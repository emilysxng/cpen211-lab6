==> flow/design.v <==
module FSM_controller (clk, reset, s, opcode, op, nsel, asel, bsel, w, loada, loadb, loadc, loads, ALUop, vsel, write);
    input clk, reset, s;
    input [2:0] opcode;
    input [1:0] op;
    output reg [2:0] nsel;
    output reg asel,bsel,loada,loadb,loadc,write,loads;
    output reg [1:0] vsel, ALUop;
    output reg w;
    reg [4:0] present_state;
    always_ff @( posedge clk ) begin 
        if (reset) begin
            present_state = 5'b00000;
        end
        case (present_state)
            5'b00000: begin
                w = 1'b1;
                if (s) begin
                    present_state = 5'b00001;
                end
                else begin
                    present_state = 5'b00000;
                end
                loadc = 1'b0;
                loadb = 1'b0;
                loada = 1'b0;
                write = 1'b0;
                loads = 1'b0;
                nsel = 3'b000;
                asel = 1'b0;
                bsel = 1'b0;
            end 
            5'b00001: begin
                w = 1'b0;
                if (opcode == 3'b101) begin  
                    if ((op == 2'b00) | (op == 2'b01) | (op == 2'b10)) begin  
                        present_state = 5'b00010;
                    end
                    else if (op == 2'b11) begin  
                        present_state = 5'b00011;
                    end
                end
                else if (opcode == 3'b110) begin  
                    if (op == 2'b00) begin  
                        present_state = 5'b00011;
                    end
                    else if (op == 2'b10) begin  
                        present_state = 5'b00101;
                    end
                end
                loadc = 1'b0;
                loadb = 1'b0;
                loada = 1'b0;
                write = 1'b0;
                loads = 1'b0;
            end
            5'b00010: begin
                w = 1'b0;
                nsel = 3'b100;
                loada = 1'b1;
                write = 1'b0;
                loadb = 1'b0;
                loadc = 1'b0;
                loads = 1'b0;
                present_state = 5'b00011;
            end
            5'b00011: begin
                w = 1'b0;
                nsel = 3'b001;
                loada = 1'b0;
                loadb = 1'b1;
                write = 1'b0;
                loadc = 1'b0;
                loads = 1'b0;
                if (op == 2'b00) begin
                     present_state = 5'b00100;
                end
                else if (op == 2'b01) begin
                    present_state = 5'b00110;
                end
                else if (op == 2'b10) begin
                    present_state = 5'b00111;
                end
                else if (op == 2'b11) begin
                    present_state = 5'b01000;
                end
            end
            5'b00100: begin
                w = 1'b0;
                ALUop = 2'b00;
                loadc = 1'b1;
                loadb = 1'b0;
                write = 1'b0;
                loada = 1'b0;
                loads = 1'b0;
                if (opcode == 3'b101) begin
                    asel = 1'b0;
                end
                else if (opcode == 3'b110) begin
                    asel = 1'b1;
                end
                bsel = 1'b0;
                present_state = 5'b00101;
            end
            5'b00110: begin
                w = 1'b0;
                ALUop = 2'b01;
                loads = 1'b1;
                bsel = 1'b0;
                asel = 1'b0;
                write = 1'b0;
                loadb = 1'b0;
                loadc = 1'b0;
                loada = 1'b0;
                present_state = 5'b00000;  
            end
            5'b00111 : begin
                w = 1'b0;
                ALUop = 2'b10;
                loadc = 1'b1;
                loadb = 1'b0;
                asel = 1'b0;
                bsel = 1'b0;
                write = 1'b0;
                loada = 1'b0;
                loads = 1'b0;
                present_state = 5'b00101;
            end
            5'b01000 : begin
                w = 1'b0;
                ALUop = 2'b11;
                loadc = 1'b1;
                loada = 1'b0;
                asel = 1'b0;
                bsel = 1'b0;
                write = 1'b0;
                loadb = 1'b0;
                loads = 1'b0;
                present_state = 5'b00101;
            end
            5'b00101: begin  
                w = 1'b0;
                if ((op == 2'b11) & (opcode == 3'b101)) begin  
                    nsel = 3'b010;
                    vsel = 2'b11;
                end
                else if ((op == 2'b00) & (opcode == 3'b110)) begin  
                    nsel = 3'b010;
                    vsel = 2'b11;
                end
                else if ((op == 2'b10) & (opcode == 3'b110)) begin  
                    nsel = 3'b100;
                    vsel = 2'b01;
                end
                else begin  
                    nsel = 3'b010;
                    vsel = 2'b11;
                end
                loadc = 1'b0;
                write = 1'b1;
                loadb = 1'b0;
                loada = 1'b0;
                loads = 1'b0;
                asel = 1'b0;
                bsel = 1'b0;
                present_state = 5'b00000;
            end
            default: present_state = present_state;
        endcase
    end
endmodule
From RTL to reports: FSM_controller
The steps from the RTL of FSM_controller to its reports follow in flow order. Line numbers count from 1 in the design file above. Operators: Yosys type, input widths -> output width; for muxes data width and select width s. The mark n/a stands for no value.

Design top: FSM_controller. Clock input: clk. Cell library: sky130hd. Library corner: tt_025C_1v80.

Word level
Counts by Yosys on the flattened word-level netlist (proc, flatten, opt, wreduce; memories kept). Register bits leave out memories and registers merged into their read ports (data or address). Print and check cells are left out. Cells with the same type and inputs are merged into one.

For register bits the number is 19. Under input port bits stands 8. Output and inout port bits: 15. Cells after elaboration: 80.

The figure for equality and inequality tests is 14. The figure for multiplexer cells is 28. Under bitwise operators stands 5. Under reduce/logical cells stands 22.

Operator list (count): $mux 5 (11); $reduce_or 8->1 (5); $pmux 5 s6 (1); $eq 5x3->1 const B (4); $reduce_bool 2->1 (7); $pmux 1 s2 (7); $pmux 3 s4 (1); $eq 5x2->1 const B (2); $mux 3 (3); $reduce_bool 4->1 (2); $pmux 2 s4 (1); $eq 3x3->1 const B (2); $reduce_or 6->1 (1); $eq 5x1->1 const B (1); $eq 5x4->1 const B (1); $logic_not 5->1 (1); $reduce_or 5->1 (1); $eq 2x2->1 const B (2); $reduce_or 2->1 (2); $and 1x1->1 (3); $ne 3x3->1 const B (1); $reduce_or 3->1 (1); $mux 1 (3); $or 1x1->1 (2); $eq 2x1->1 const B (1); $logic_not 2->1 (1); $reduce_and 2->1 (1); $mux 2 (1).

Depth
Yosys ltp: most cells in a row. Word level: on the elaborated netlist, between registers, memories and ports. Mapped: between sequential cells and ports; inverters and the memories' decode and read muxes count.

For depth after elaboration the number is 6. For ABC_AREA the number is 0. For gate-level depth with buffers the number is 7. Under gate-level depth less buffers stands 7.

Netlist
Yosys stat after the flow's synthesis: flattened, memories mapped to cells. It holds for the ABC_AREA given above (unset counts as 0); a run with the other value may have another netlist.

Under standard cells after synthesis stands 151. For cell area after synthesis the number is 0.0014739 mm2. Area of sequential cells: 0.0006106 mm2. The figure for flip-flop cells is 24. Under buffers stands 12.

Cell types: sky130_fd_sc_hd__edfxtp_1 (count 13, area in all 390.374 um2); sky130_fd_sc_hd__dfxtp_1 (count 11, area in all 220.211 um2); sky130_fd_sc_hd__ha_1 (count 6, area in all 75.072 um2); sky130_fd_sc_hd__or3b_1 (count 6, area in all 52.55 um2); sky130_fd_sc_hd__nor2_1 (count 12, area in all 45.043 um2); sky130_fd_sc_hd__a22o_1 (count 5, area in all 43.792 um2); sky130_fd_sc_hd__nand2_1 (count 11, area in all 41.29 um2); sky130_fd_sc_hd__a21oi_1 (count 8, area in all 40.038 um2); sky130_fd_sc_hd__nand2b_1 (count 6, area in all 37.536 um2); sky130_fd_sc_hd__a21o_1 (count 4, area in all 30.029 um2); sky130_fd_sc_hd__or4_1 (count 4, area in all 30.029 um2); sky130_fd_sc_hd__buf_2 (count 5, area in all 25.024 um2); sky130_fd_sc_hd__nor2b_1 (count 4, area in all 25.024 um2); sky130_fd_sc_hd__o21ai_0 (count 5, area in all 25.024 um2); sky130_fd_sc_hd__nor4b_4 (count 1, area in all 23.773 um2); sky130_fd_sc_hd__nor4_4 (count 1, area in all 21.27 um2); sky130_fd_sc_hd__nor3_4 (count 1, area in all 16.266 um2); sky130_fd_sc_hd__buf_4 (count 2, area in all 15.014 um2).

Other cell types: 32; their cells: 46.

Worst setup path after synthesis
Source: OpenSTA report_checks on the synthesized netlist (no wires, ideal clock, input and output delay 20% of the period each), path of least setup slack; recovery checks are left aside. Register names are those of the netlist, which keeps one name where synthesis merged equal registers.

Kind: input-to-reg. Start point: input port op[0]. End point: register (name not given). The figure for period is 2.19 ns. For external input delay the number is 0.438 ns. Setup time: 0.060 ns. Launch time at the first pin: 0.438 ns. For arrival the number is 1.852 ns. The figure for required time is 2.130 ns. Path slack: 0.279 ns. The entry for path delay reads 1.474 ns. The entry for driving pins on the path reads 7. The figure for buffers on the path is 0. Under synthesis period reached stands 1.911 ns.

"path delay" is the arrival time less input delay plus setup time. "driving pins on the path" counts driving pins, that of a launching flip-flop among them; a cell with two outputs on the path counts twice. "synthesis period reached" is the clock period less the worst setup slack; recovery checks do not enter. This is arithmetic on one report: input and output delays are still those of the set period (20% each).

Path through: sky130_fd_sc_hd__inv_1 -> sky130_fd_sc_hd__ha_1 -> sky130_fd_sc_hd__or3b_2 -> sky130_fd_sc_hd__nor4b_4 -> sky130_fd_sc_hd__a211oi_2 -> sky130_fd_sc_hd__nand2_2 -> sky130_fd_sc_hd__a221o_1.

Ends and longest elaborated chain, post-synthesis: from (decl) (RTL line 4) `input [1:0] op;`.

Chain of elaborated cells between the ends: none given.

Worst path after layout
Path of least setup slack in the final report of stored run 2 (OpenROAD, finished layout, wires in). Where an end is a register, its clock arrival counts in the times.

Kind: input-to-reg. Start point: input port op[0]. End point: register (name not given). The figure for period is 3.55 ns. For external input delay the number is 0.71 ns. Setup time: 0.05 ns. Launch time at the first pin: 0.71 ns. For arrival the number is 2.93 ns. The figure for required time is 3.77 ns. Path slack: 0.83 ns. The entry for driving pins on the path reads 8. The figure for buffers on the path is 1.

Path through: sky130_fd_sc_hd__clkdlybuf4s50_1 -> sky130_fd_sc_hd__inv_1 -> sky130_fd_sc_hd__ha_1 -> sky130_fd_sc_hd__or3b_2 -> sky130_fd_sc_hd__nor4b_4 -> sky130_fd_sc_hd__a211oi_2 -> sky130_fd_sc_hd__nand2_2 -> sky130_fd_sc_hd__a221o_1.

Ends and longest elaborated chain, after layout: from (decl) (RTL line 4) `input [1:0] op;`.

Chain of elaborated cells between the ends: none given.

Ticket comment

Settings and measured results of 2 stored flow runs for module FSM_controller (sky130hd), not sorted in any way. The constraints put input and output delay at 20% of the set period each and load the outputs with 0.01 pF. "clock period reached" = clock period - worst setup slack. The figure is calculated, with input and output delays left at 20% of the set period. "time on the worst setup path" means the part of the period allowed to the worst setup path (the constraints hold back 20% at inputs and 20% at outputs) less its slack; where the path has registers, the arrival times of their clocks count too. By "power consumption" is meant OpenSTA's value without simulated activity: inputs other than the clock are taken to toggle once in ten clock periods, and the tool carries that through the logic.

Files of stored run 1:
==> flow/run.sh <==
#!/bin/bash
# the make line also repeats the synthesis and layout settings of config.mk as NAME=value (left out here)
make -C /OpenROAD-flow-scripts/flow DESIGN_CONFIG=/design/flow/config.mk WORK_HOME=/design/flow/orfs CLKGATE_MAP_FILE= finish
==> flow/config.mk <==
export PLATFORM = sky130hd
export DESIGN_NAME = FSM_controller
export DESIGN_NICKNAME = FSM_controller
export VERILOG_FILES = /design/flow/design.v
export SDC_FILE = /design/flow/constraint.sdc
export NUM_CORES = 4
export LEC_CHECK = 0
export ABC_AREA = 1
export CAP_MARGIN = 0
export CELL_PAD_IN_SITES_GLOBAL_PLACEMENT = 3
export CORE_MARGIN = 2
export CORE_UTILIZATION = 70
export CTS_CLUSTER_DIAMETER = 356
export CTS_CLUSTER_SIZE = 81
export GPL_ROUTABILITY_DRIVEN = 1
export HOLD_SLACK_MARGIN = 0.05
export MIN_ROUTING_LAYER = met1
export PLACE_DENSITY = 0.9
export SLEW_MARGIN = 20
export TNS_END_PERCENT = 35
==> flow/constraint.sdc <==
create_clock -name core_clock -period 1.59 [get_ports {clk}]
set_input_delay 0.3180 -clock core_clock [delete_from_list [all_inputs] [get_ports {clk}]]
set_output_delay 0.3180 -clock core_clock [all_outputs]
set_load 0.01 [all_outputs]

Outcome of stored run 1: no final report: placement broke off with GPL-0301.

Files of stored run 2:
==> flow/run.sh <==
#!/bin/bash
# the make line also repeats the synthesis and layout settings of config.mk as NAME=value (left out here)
make -C /OpenROAD-flow-scripts/flow DESIGN_CONFIG=/design/flow/config.mk WORK_HOME=/design/flow/orfs CLKGATE_MAP_FILE= finish
==> flow/config.mk <==
export PLATFORM = sky130hd
export DESIGN_NAME = FSM_controller
export DESIGN_NICKNAME = FSM_controller
export VERILOG_FILES = /design/flow/design.v
export SDC_FILE = /design/flow/constraint.sdc
export NUM_CORES = 4
export LEC_CHECK = 0
export CAP_MARGIN = 20
export CELL_PAD_IN_SITES_DETAIL_PLACEMENT = 1
export CORE_MARGIN = 4
export CORE_UTILIZATION = 17
export CTS_CLUSTER_SIZE = 93
export MAX_ROUTING_LAYER = met5
export MIN_ROUTING_LAYER = met2
export PLACE_DENSITY_LB_ADDON = 0.28
export SLEW_MARGIN = 40
==> flow/constraint.sdc <==
create_clock -name core_clock -period 3.55 [get_ports {clk}]
set_input_delay 0.7100 -clock core_clock [delete_from_list [all_inputs] [get_ports {clk}]]
set_output_delay 0.7100 -clock core_clock [all_outputs]
set_load 0.01 [all_outputs]

Results of stored run 2. The synthesis area is 0.0014739 mm2. The full die area comes to 0.0102242 mm2. The area of the standard cells in the finished layout comes to 0.0018268 mm2. The measured post-layout utilization is 21.9%. The measured setup slack of the worst path is 0.835 ns. The measured post-route setup TNS is 0.000 ns. The post-route worst hold slack reads 0.490 ns. The power consumption stands at 1,086 µW. The clock period reached reads 2.715 ns. For the time on the worst setup path the run shows 2.01 ns. Type of the worst setup path: input-to-reg.
